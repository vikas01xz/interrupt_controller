==> flow/design.v <==
module INTR_CNTRL (
        input   wire            clk_in,      
        input   wire            rst_in,      
        input   wire    [7:0]   intr_rq,     
        inout   wire    [7:0]   intr_bus,    
        input   wire            intr_in,     
        output  wire            intr_out,    
        output  wire            bus_oe       
    );
    localparam  [3:0]   S_Reset                 = 4'b0000,   
                        S_GetCommands           = 4'b0001,   
                        S_JumpIntMethod         = 4'b0010,   
                        S_StartPolling          = 4'b0011,   
                        S_TxIntInfoPolling      = 4'b0100,   
                        S_AckTxInfoRxPolling    = 4'b0101,   
                        S_AckISRDonePolling     = 4'b0110,   
                        S_StartPriority         = 4'b0111,   
                        S_TxIntInfoPriority     = 4'b1000,   
                        S_AckTxInfoRxPriority   = 4'b1001,   
                        S_AckISRDonePriority    = 4'b1010,   
                        S_Reserved1             = 4'b1011,   
                        S_Reserved2             = 4'b1100,   
                        S_Reserved3             = 4'b1101,   
                        S_Reserved4             = 4'b1110,   
                        S_Reserved5             = 4'b1111;   
    reg     [3:0]   state_reg, state_next;           
    reg     [1:0]   cmdMode_reg, cmdMode_next;       
    reg     [1:0]   cmdCycle_reg, cmdCycle_next;     
    reg     [2:0]   intrIndex_reg, intrIndex_next;   
    reg     [2:0]   intrPtr_reg, intrPtr_next;       
    reg     [2:0]   prior_table_next [0:7]; 
    reg     [2:0]   prior_table_reg [0:7];
    reg             oe_reg, oe_next;                 
    reg     [7:0]   intrBus_reg, intrBus_next;       
    reg             intrOut_reg, intrOut_next;       
    integer         i;
    always @ (posedge clk_in or posedge rst_in) begin
        if (rst_in) begin
            state_reg           <=  S_Reset;
            cmdMode_reg         <=  2'b00;
            cmdCycle_reg        <=  2'b00;
            oe_reg              <=  1'b0;
            intrBus_reg         <=  8'bzzzzzzzz;
            intrOut_reg         <=  1'b0;
            intrIndex_reg       <=  3'b000;
            intrPtr_reg         <=  3'b000;
            for (i = 0; i < 8; i = i + 1) begin
                prior_table_reg[i]  <=  3'b000;
            end
        end
        else begin
            state_reg           <=  state_next;
            cmdMode_reg         <=  cmdMode_next;
            cmdCycle_reg        <=  cmdCycle_next;
            intrBus_reg         <=  intrBus_next;
            intrOut_reg         <=  intrOut_next;
            oe_reg              <=  oe_next;
            intrIndex_reg       <=  intrIndex_next;
            intrPtr_reg         <=  intrPtr_next;
            for (i = 0; i < 8; i = i + 1) begin
                prior_table_reg[i]  <=  prior_table_next[i];
            end
        end
    end
    always @(*) begin
        state_next          =   state_reg;
        cmdMode_next        =   cmdMode_reg;
        cmdCycle_next       =   cmdCycle_reg;
        oe_next             =   oe_reg;
        intrOut_next        =   intrOut_reg;
        intrBus_next        =   intrBus_reg;
        intrIndex_next      =   intrIndex_reg;
        intrPtr_next        =   intrPtr_reg;
        for (i = 0; i < 8; i = i + 1) begin
            prior_table_next[i] =   prior_table_reg[i];
        end
        case (state_reg)
            S_Reset: begin  
                cmdMode_next        =   2'b00;
                cmdCycle_next       =   2'b00;
                intrIndex_next      =   3'b000;
                intrPtr_next        =   3'b000;
                for (i = 0; i < 8; i = i + 1) begin
                    prior_table_next[i] =   3'b000;
                end
                oe_next             =   1'b0;
                state_next  =   S_GetCommands;           
            end
            S_GetCommands: begin  
                oe_next =   1'b0;
                case (intr_bus[1:0])
                    2'b01: begin                                                 
                        cmdMode_next    =   2'b01;                               
                        state_next      =   S_JumpIntMethod;                     
                    end
                    2'b10: begin                                                 
                        case (cmdCycle_reg)
                            2'b00: begin
                                prior_table_next[0] =   intr_bus[7:5];           
                                prior_table_next[1] =   intr_bus[4:2];           
                                state_next          =   S_GetCommands;
                                cmdCycle_next       =   cmdCycle_reg + 1'b1;
                            end
                            2'b01: begin
                                prior_table_next[2] =   intr_bus[7:5];           
                                prior_table_next[3] =   intr_bus[4:2];           
                                state_next          =   S_GetCommands;
                                cmdCycle_next       =   cmdCycle_reg + 1'b1;
                            end
                            2'b10: begin
                                prior_table_next[4] =   intr_bus[7:5];           
                                prior_table_next[5] =   intr_bus[4:2];           
                                state_next          =   S_GetCommands;
                                cmdCycle_next       =   cmdCycle_reg + 1'b1;
                            end
                            2'b11: begin
                                prior_table_next[6] =   intr_bus[7:5];           
                                prior_table_next[7] =   intr_bus[4:2];           
                                state_next          =   S_JumpIntMethod;         
                                cmdCycle_next       =   cmdCycle_reg + 1'b1;
                                cmdMode_next        =   2'b10;                   
                            end
                            default: begin
                                state_next      =   S_GetCommands;               
                                cmdCycle_next   =   2'b00;                       
                                cmdMode_next    =   2'b00;                       
                            end
                        endcase
                    end
                    default: begin                                               
                        state_next  =   S_GetCommands;
                    end
                endcase
            end
            S_JumpIntMethod: begin  
                intrIndex_next  =   3'b000;
                intrPtr_next    =   3'b000;
                case (cmdMode_reg)
                    2'b01: begin                             
                        state_next  =   S_StartPolling;
                    end
                    2'b10: begin                             
                        state_next  =   S_StartPriority;
                    end
                    default: begin                           
                        state_next  =   S_Reset;
                    end
                endcase
                oe_next         =   1'b0;                    
            end
            S_StartPolling: begin  
                if (intr_rq[intrIndex_reg]) begin            
                    intrOut_next    =   1'b1;                
                    state_next      =   S_TxIntInfoPolling;  
                end
                else begin                                   
                    intrOut_next    =   1'b0;                
                    intrIndex_next  =   intrIndex_reg + 1;   
                end
                oe_next         =   1'b0;                    
            end
            S_TxIntInfoPolling: begin  
                if (~intr_in) begin                                  
                    intrOut_next    =   1'b0;                        
                    intrBus_next    =   {5'b01011, intrIndex_reg};   
                    oe_next         =   1'b1;                        
                    state_next      =   S_AckTxInfoRxPolling;        
                end                                                  
                else
                    state_next      =   S_TxIntInfoPolling;
            end
            S_AckTxInfoRxPolling: begin  
                if (~intr_in) begin                                  
                    oe_next         =   1'b0;                        
                    state_next      =   S_AckISRDonePolling;         
                end                                                  
            end
            S_AckISRDonePolling: begin  
                if ((~intr_in) && (intr_bus[7:3] == 5'b10100) && (intr_bus[2:0] == intrIndex_reg)) begin
                    state_next  =   S_StartPolling;
                end
                else if ((~intr_in) && (intr_bus[7:3] != 5'b10100) && (intr_bus[2:0] != intrIndex_reg)) begin
                    state_next  =   S_Reset;
                end
                else begin
                    state_next  =   S_AckISRDonePolling;             
                end
            end
            S_StartPriority: begin  
                if (intr_rq[prior_table_reg[0]]) begin               
                    intrPtr_next    =   prior_table_reg[0];          
                    intrOut_next    =   1'b1;                        
                    state_next      =   S_TxIntInfoPriority;         
                end
                else if (intr_rq[prior_table_reg[1]]) begin          
                    intrPtr_next    =   prior_table_reg[1];          
                    intrOut_next    =   1'b1;
                    state_next      =   S_TxIntInfoPriority;
                end
                else if (intr_rq[prior_table_reg[2]]) begin
                    intrPtr_next    =   prior_table_reg[2];
                    intrOut_next    =   1'b1;
                    state_next      =   S_TxIntInfoPriority;
                end
                else if (intr_rq[prior_table_reg[3]]) begin
                    intrPtr_next    =   prior_table_reg[3];
                    intrOut_next    =   1'b1;
                    state_next      =   S_TxIntInfoPriority;
                end
                else if (intr_rq[prior_table_reg[4]]) begin
                    intrPtr_next    =   prior_table_reg[4];
                    intrOut_next    =   1'b1;
                    state_next      =   S_TxIntInfoPriority;
                end
                else if (intr_rq[prior_table_reg[5]]) begin
                    intrPtr_next    =   prior_table_reg[5];
                    intrOut_next    =   1'b1;
                    state_next      =   S_TxIntInfoPriority;
                end
                else if (intr_rq[prior_table_reg[6]]) begin
                    intrPtr_next    =   prior_table_reg[6];
                    intrOut_next    =   1'b1;
                    state_next      =   S_TxIntInfoPriority;
                end
                else if (intr_rq[prior_table_reg[7]]) begin
                    intrPtr_next    =   prior_table_reg[7];
                    intrOut_next    =   1'b1;
                    state_next      =   S_TxIntInfoPriority;
                end
                else begin                                           
                    state_next  =   S_StartPriority;                 
                end
                oe_next         =   1'b0;                            
            end
            S_TxIntInfoPriority: begin  
                if (~intr_in) begin                                  
                    intrOut_next    =   1'b0;                        
                    intrBus_next    =   {5'b10011, intrPtr_reg};     
                    oe_next         =   1'b1;                        
                    state_next      =   S_AckTxInfoRxPriority;       
                end                                                  
            end
            S_AckTxInfoRxPriority: begin  
                if (~intr_in) begin                                  
                    oe_next         =   1'b0;                        
                    state_next      =   S_AckISRDonePriority;        
                end
            end
            S_AckISRDonePriority: begin  
                if ((~intr_in) && (intr_bus[7:3] == 5'b01100) && (intr_bus[2:0] == intrPtr_reg)) begin
                    state_next  =   S_StartPriority;
                end
                else if ((~intr_in) && (intr_bus[7:3] != 5'b01100) && (intr_bus[2:0] != intrPtr_reg)) begin
                    state_next  =   S_Reset;
                end
                else begin
                    state_next  =   S_AckISRDonePriority;            
                end
            end
            default: begin
                state_next      =   S_Reset;
                oe_next         =   1'b0;
            end
        endcase
    end
    assign intr_out =   intrOut_reg;
    assign intr_bus =   (oe_reg) ? intrBus_reg : 8'bzzzzzzzz;
    assign bus_oe   =   oe_reg;
endmodule  
# From RTL to reports: INTR_CNTRL
# The steps from the RTL of INTR_CNTRL to its reports follow in flow order.
# Line numbers count from 1 in the design file above.
# Not given: n/a
dict set report design {
  design {INTR_CNTRL}
  clock {clk_in}
  lib {sky130hd}
  corner {tt_025C_1v80}
}

# Elaborated design
# Counts by Yosys on the flattened word-level netlist (proc, flatten, opt, wreduce). Print and check cells are left out.
dict set report classes {
  n_addsub 2
  equal 41
  shift 9
  n_mux 79
  n_logic 2
  n_reduce_logical 36
}
# cell count
set op_table {}
lappend op_table {{2-to-1 mux 3 bit} 27}
lappend op_table {{variable part select 8 x 3 -> 1 bit} 9}
lappend op_table {{parallel mux 3 bit (select 2 bit)} 11}
lappend op_table {{2-to-1 mux 4 bit} 14}
lappend op_table {{parallel mux 4 bit (select 11 bit)} 1}
lappend op_table {{!= test 2 bit with constant B} 13}
lappend op_table {{AND reduction 3 bit} 8}
lappend op_table {{2-to-1 mux 8 bit} 3}
lappend op_table {{equality test 4 x 3 -> 1 bit with constant B} 4}
lappend op_table {{parallel mux 8 bit (select 2 bit)} 1}
lappend op_table {{parallel mux 4 bit (select 2 bit)} 2}
lappend op_table {{OR reduction 3 bit} 4}
lappend op_table {{equality test 4 bit with constant B} 3}
lappend op_table {{2-to-1 mux 1 bit} 12}
lappend op_table {{parallel mux 2 bit (select 2 bit)} 3}
lappend op_table {{!= test 9 bit with constant B} 1}
lappend op_table {{logical AND 1 bit} 8}
lappend op_table {{equality test 2 bit with constant B} 4}
lappend op_table {{nonzero test 2 bit} 4}
lappend op_table {{OR reduction 2 bit} 4}
lappend op_table {{equality test 4 x 2 -> 1 bit with constant B} 2}
lappend op_table {{equality test 2 x 1 -> 1 bit with constant B} 3}
lappend op_table {{AND reduction 2 bit} 3}
lappend op_table {{equality test 3 bit} 2}
lappend op_table {{!= test 3 bit} 2}
lappend op_table {{!= test 3 bit with constant B} 2}
lappend op_table {{parallel mux 1 bit (select 3 bit)} 2}
lappend op_table {{2-to-1 mux 2 bit} 3}
# Not listed: further kinds 13, cells in them 14.
dict set report bits {
  register_bits 48
  in_bits 11
  word_cells 185
}

# Longest topological paths
# Yosys ltp: most cells in a row. Word level: on the elaborated netlist, between registers, memories and ports. Mapped: between sequential cells and ports; inverters and the memories' decode and read muxes count.
dict set report logic_depth {
  ltp_word 10
  ABC_AREA 0
  mapped_depth 7
}

# Synthesis result
# Source: synth_stat.txt of the flow (Yosys; design flattened, memories mapped). It holds for the ABC_AREA given above (unset counts as 0); a run with the other value may have another netlist.
dict set report synth_totals {
  cell_count 284
  area_mm2 0.0027063
  seqArea_mm2 0.0011273
  flip_flops 45
  n_buf 14
}
# cell count area_total_um2
set by_type {}
lappend by_type {sky130_fd_sc_hd__dfrtp_1 44 1.1E+03}
lappend by_type {sky130_fd_sc_hd__nand2_1 52 195.187}
lappend by_type {sky130_fd_sc_hd__mux4_2 7 157.651}
lappend by_type {sky130_fd_sc_hd__o21ai_0 27 135.13}
lappend by_type {sky130_fd_sc_hd__mux2i_1 13 130.125}
lappend by_type {sky130_fd_sc_hd__ha_1 7 87.584}
lappend by_type {sky130_fd_sc_hd__inv_1 17 63.811}
lappend by_type {sky130_fd_sc_hd__a22o_1 6 52.55}
lappend by_type {sky130_fd_sc_hd__xnor2_1 6 52.55}
lappend by_type {sky130_fd_sc_hd__nor2_1 13 48.797}
lappend by_type {sky130_fd_sc_hd__mux2_2 4 45.043}
lappend by_type {sky130_fd_sc_hd__mux2i_4 2 45.043}
lappend by_type {sky130_fd_sc_hd__a21o_1 5 37.536}
lappend by_type {sky130_fd_sc_hd__a22oi_1 5 37.536}
lappend by_type {sky130_fd_sc_hd__nand2b_1 6 37.536}
lappend by_type {sky130_fd_sc_hd__o22ai_1 6 37.536}
lappend by_type {sky130_fd_sc_hd__clkbuf_1 9 33.782}
lappend by_type {sky130_fd_sc_hd__a211oi_1 4 30.029}
# Other cell types: 28; their cells: 51.

# Timing after synthesis
# Path of least setup slack by OpenSTA after synthesis, without wires, with an ideal clock, recovery checks aside; 20% of the period is set as input and as output delay. Where synthesis merged equal registers, the netlist keeps one of their names.
dict set report synth_path {
  kind {input port to flip-flop}
  startpoint {in intr_rq[4]}
  endpoint {reg intrPtr_reg[0]}
  period_ns 1.74
  input_delay_ns 0.348
  launch_ns 0.348
  t_arrival_ns 1.612
  required_time_ns 1.618
  path_slack_ns 0.007
  delay_ns 1.386
  path_stages 5
  path_buffers 1
  period_less_setup_slack_ns 1.733
}
# "delay_ns" is the arrival time less input delay plus setup time.
# "path_stages" counts driving pins, that of a launching flip-flop among them; a cell with two outputs on the path counts twice.
# "period_less_setup_slack_ns" is the clock period less the worst setup slack; recovery checks do not enter. This is arithmetic on one report: input and output delays are still those of the set period (20% each).
# Between the ends stands the longest chain of elaborated cells between them, by number of cells; it is not shown to be the way that was timed. Of several equally long chains one is given.
# A line is the first line of the expression or statement that the cell stems from. Yosys adds cells for indexed reads and writes and turns some case tables into memories.
dict set report synth_between {
  cell_sequence {sky130_fd_sc_hd__clkbuf_1 sky130_fd_sc_hd__mux4_2 sky130_fd_sc_hd__nor3_2 sky130_fd_sc_hd__nand4_2 sky130_fd_sc_hd__a32o_1}
  elab_chain_len 10
  cone_cells 19
  cone_lines 9
}
# element line_no
set synth_lines {}
lappend synth_lines {{start, declared} 4} ;# input   wire    [7:0]   intr_rq,
lappend synth_lines {{variable part select 8 x 3 -> 1 bit} 225} ;# else if (intr_rq[prior_table_reg[7]]) begin
lappend synth_lines {{2-to-1 mux 3 bit} 225}
lappend synth_lines {{2-to-1 mux 3 bit} 220} ;# else if (intr_rq[prior_table_reg[6]]) begin
lappend synth_lines {{2-to-1 mux 3 bit} 215} ;# else if (intr_rq[prior_table_reg[5]]) begin
lappend synth_lines {{2-to-1 mux 3 bit} 210} ;# else if (intr_rq[prior_table_reg[4]]) begin
lappend synth_lines {{2-to-1 mux 3 bit} 205} ;# else if (intr_rq[prior_table_reg[3]]) begin
lappend synth_lines {{2-to-1 mux 3 bit} 200} ;# else if (intr_rq[prior_table_reg[2]]) begin
lappend synth_lines {{2-to-1 mux 3 bit} 195} ;# else if (intr_rq[prior_table_reg[1]]) begin
lappend synth_lines {{2-to-1 mux 3 bit} 190} ;# if (intr_rq[prior_table_reg[0]]) begin
lappend synth_lines {{parallel mux 3 bit (select 2 bit)} 77} ;# case (state_reg)
lappend synth_lines {{end, assigned} 46} ;# intrPtr_reg         <=  3'b000;
lappend synth_lines {{end, assigned} 59} ;# intrPtr_reg         <=  intrPtr_next;
lappend synth_lines {{end, declared} 30} ;# reg     [2:0]   intrPtr_reg, intrPtr_next;

# Path in the finished layout
# From the final timing report of run 1: the path of least setup slack in the routed layout; clock arrival at registers is part of the times.
dict set report layout_path {
  kind {input port to flip-flop}
  startpoint {in intr_rq[6]}
  endpoint {reg intrPtr_reg[0]}
  period_ns 3.13
  input_delay_ns 0.63
  launch_ns 0.63
  t_arrival_ns 2.66
  required_time_ns 3.29
  path_slack_ns 0.63
  path_stages 5
  path_buffers 1
}
# Between the ends stands the longest chain of elaborated cells between them, by number of cells; it is not shown to be the way that was timed. Of several equally long chains one is given.
dict set report layout_between {
  cell_sequence {sky130_fd_sc_hd__clkdlybuf4s50_1 sky130_fd_sc_hd__mux4_2 sky130_fd_sc_hd__nor3_2 sky130_fd_sc_hd__nand4_2 sky130_fd_sc_hd__a32o_1}
  elab_chain_len 10
  cone_cells 19
  cone_lines 9
}
# element line_no
set layout_lines {}
lappend layout_lines {{start, declared} 4} ;# input   wire    [7:0]   intr_rq,
lappend layout_lines {{variable part select 8 x 3 -> 1 bit} 225} ;# else if (intr_rq[prior_table_reg[7]]) begin
lappend layout_lines {{2-to-1 mux 3 bit} 225}
lappend layout_lines {{2-to-1 mux 3 bit} 220} ;# else if (intr_rq[prior_table_reg[6]]) begin
lappend layout_lines {{2-to-1 mux 3 bit} 215} ;# else if (intr_rq[prior_table_reg[5]]) begin
lappend layout_lines {{2-to-1 mux 3 bit} 210} ;# else if (intr_rq[prior_table_reg[4]]) begin
lappend layout_lines {{2-to-1 mux 3 bit} 205} ;# else if (intr_rq[prior_table_reg[3]]) begin
lappend layout_lines {{2-to-1 mux 3 bit} 200} ;# else if (intr_rq[prior_table_reg[2]]) begin
lappend layout_lines {{2-to-1 mux 3 bit} 195} ;# else if (intr_rq[prior_table_reg[1]]) begin
lappend layout_lines {{2-to-1 mux 3 bit} 190} ;# if (intr_rq[prior_table_reg[0]]) begin
lappend layout_lines {{parallel mux 3 bit (select 2 bit)} 77} ;# case (state_reg)
lappend layout_lines {{end, assigned} 46} ;# intrPtr_reg         <=  3'b000;
lappend layout_lines {{end, assigned} 59} ;# intrPtr_reg         <=  intrPtr_next;
lappend layout_lines {{end, declared} 30} ;# reg     [2:0]   intrPtr_reg, intrPtr_next;

==> runs of INTR_CNTRL <==
Below are 2 stored runs of the flow (Yosys, OpenROAD; platform sky130hd) on INTR_CNTRL, each with its settings and what was measured, unordered. Constraints: input delay and output delay 20% of the set period each, output load 0.01 pF.
By "period_less_ws_ns" is meant the clock period of the run minus its worst setup slack. This is arithmetic on one report: input and output delays are still those of the set period (20% each).
"worst_path_allowed_less_slack_ns" = time allowed to the worst setup path (clock period - input delay - output delay, where it has them) - its slack; a late launch clock adds to it, a late capture clock takes from it.
"final_power_mw" is the tool's figure for a default switching activity; nothing was simulated.

[flow] run 1: files
==> flow/run.sh <==
#!/bin/bash
# the make line also repeats the synthesis and layout settings of config.mk as NAME=value (left out here)
make -C /OpenROAD-flow-scripts/flow DESIGN_CONFIG=/design/flow/config.mk WORK_HOME=/design/flow/orfs CLKGATE_MAP_FILE= finish
==> flow/config.mk <==
export PLATFORM = sky130hd
export DESIGN_NAME = INTR_CNTRL
export DESIGN_NICKNAME = INTR_CNTRL
export VERILOG_FILES = /design/flow/design.v
export SDC_FILE = /design/flow/constraint.sdc
export NUM_CORES = 4
export LEC_CHECK = 0
export CAP_MARGIN = 20
export CORE_ASPECT_RATIO = 0.65
export CORE_MARGIN = 2
export CORE_UTILIZATION = 27
export CTS_CLUSTER_SIZE = 95
export GPL_ROUTABILITY_DRIVEN = 1
export PLACE_DENSITY_LB_ADDON = 0.15
export SETUP_SLACK_MARGIN = -0.01
export SLEW_MARGIN = 20
==> flow/constraint.sdc <==
create_clock -name core_clock -period 3.13 [get_ports {clk_in}]
set_input_delay 0.6260 -clock core_clock [delete_from_list [all_inputs] [get_ports {clk_in}]]
set_output_delay 0.6260 -clock core_clock [all_outputs]
set_load 0.01 [all_outputs]

[flow] run 1: metrics
[metrics] final_power_mw = 1.919
[metrics] worst_path_allowed_less_slack_ns = 1.87
[metrics] worst_path_kind = input port to flip-flop
[metrics] post_route_stdcell_area_mm2 = 0.0030842
[metrics] setup_worst_slack_ns = 0.635
[metrics] final_util_pct = 31.6
[metrics] yosys_chip_area_mm2 = 0.0027063
[metrics] final_die_area_mm2 = 0.0108588
[metrics] tns_setup_ns = 0.000
[metrics] period_less_ws_ns = 2.495
[metrics] hold_ws_ns = 0.460

[flow] run 2: files
==> flow/run.sh <==
#!/bin/bash
# the make line also repeats the synthesis and layout settings of config.mk as NAME=value (left out here)
make -C /OpenROAD-flow-scripts/flow DESIGN_CONFIG=/design/flow/config.mk WORK_HOME=/design/flow/orfs CLKGATE_MAP_FILE= finish
==> flow/config.mk <==
export PLATFORM = sky130hd
export DESIGN_NAME = INTR_CNTRL
export DESIGN_NICKNAME = INTR_CNTRL
export VERILOG_FILES = /design/flow/design.v
export SDC_FILE = /design/flow/constraint.sdc
export NUM_CORES = 4
export LEC_CHECK = 0
export CAP_MARGIN = 20
export CELL_PAD_IN_SITES_GLOBAL_PLACEMENT = 3
export CORE_ASPECT_RATIO = 1.57
export CORE_MARGIN = 2
export CORE_UTILIZATION = 38
export GPL_ROUTABILITY_DRIVEN = 0
export GPL_TIMING_DRIVEN = 0
export PLACE_DENSITY_LB_ADDON = 0.05
export SETUP_SLACK_MARGIN = 0.69
export SLEW_MARGIN = 30
export TNS_END_PERCENT = 55
==> flow/constraint.sdc <==
create_clock -name core_clock -period 2.72 [get_ports {clk_in}]
set_input_delay 0.5440 -clock core_clock [delete_from_list [all_inputs] [get_ports {clk_in}]]
set_output_delay 0.5440 -clock core_clock [all_outputs]
set_load 0.01 [all_outputs]

[flow] run 2: metrics
[metrics] setup_worst_slack_ns = 0.757
[metrics] final_power_mw = 2.121
[metrics] period_less_ws_ns = 1.963
[metrics] tns_setup_ns = 0.000
[metrics] final_util_pct = 44.5
[metrics] hold_ws_ns = 0.340
[metrics] final_die_area_mm2 = 0.0078299
[metrics] worst_path_allowed_less_slack_ns = 1.42
[metrics] worst_path_kind = input port to flip-flop
[metrics] yosys_chip_area_mm2 = 0.0027063
[metrics] post_route_stdcell_area_mm2 = 0.0030692
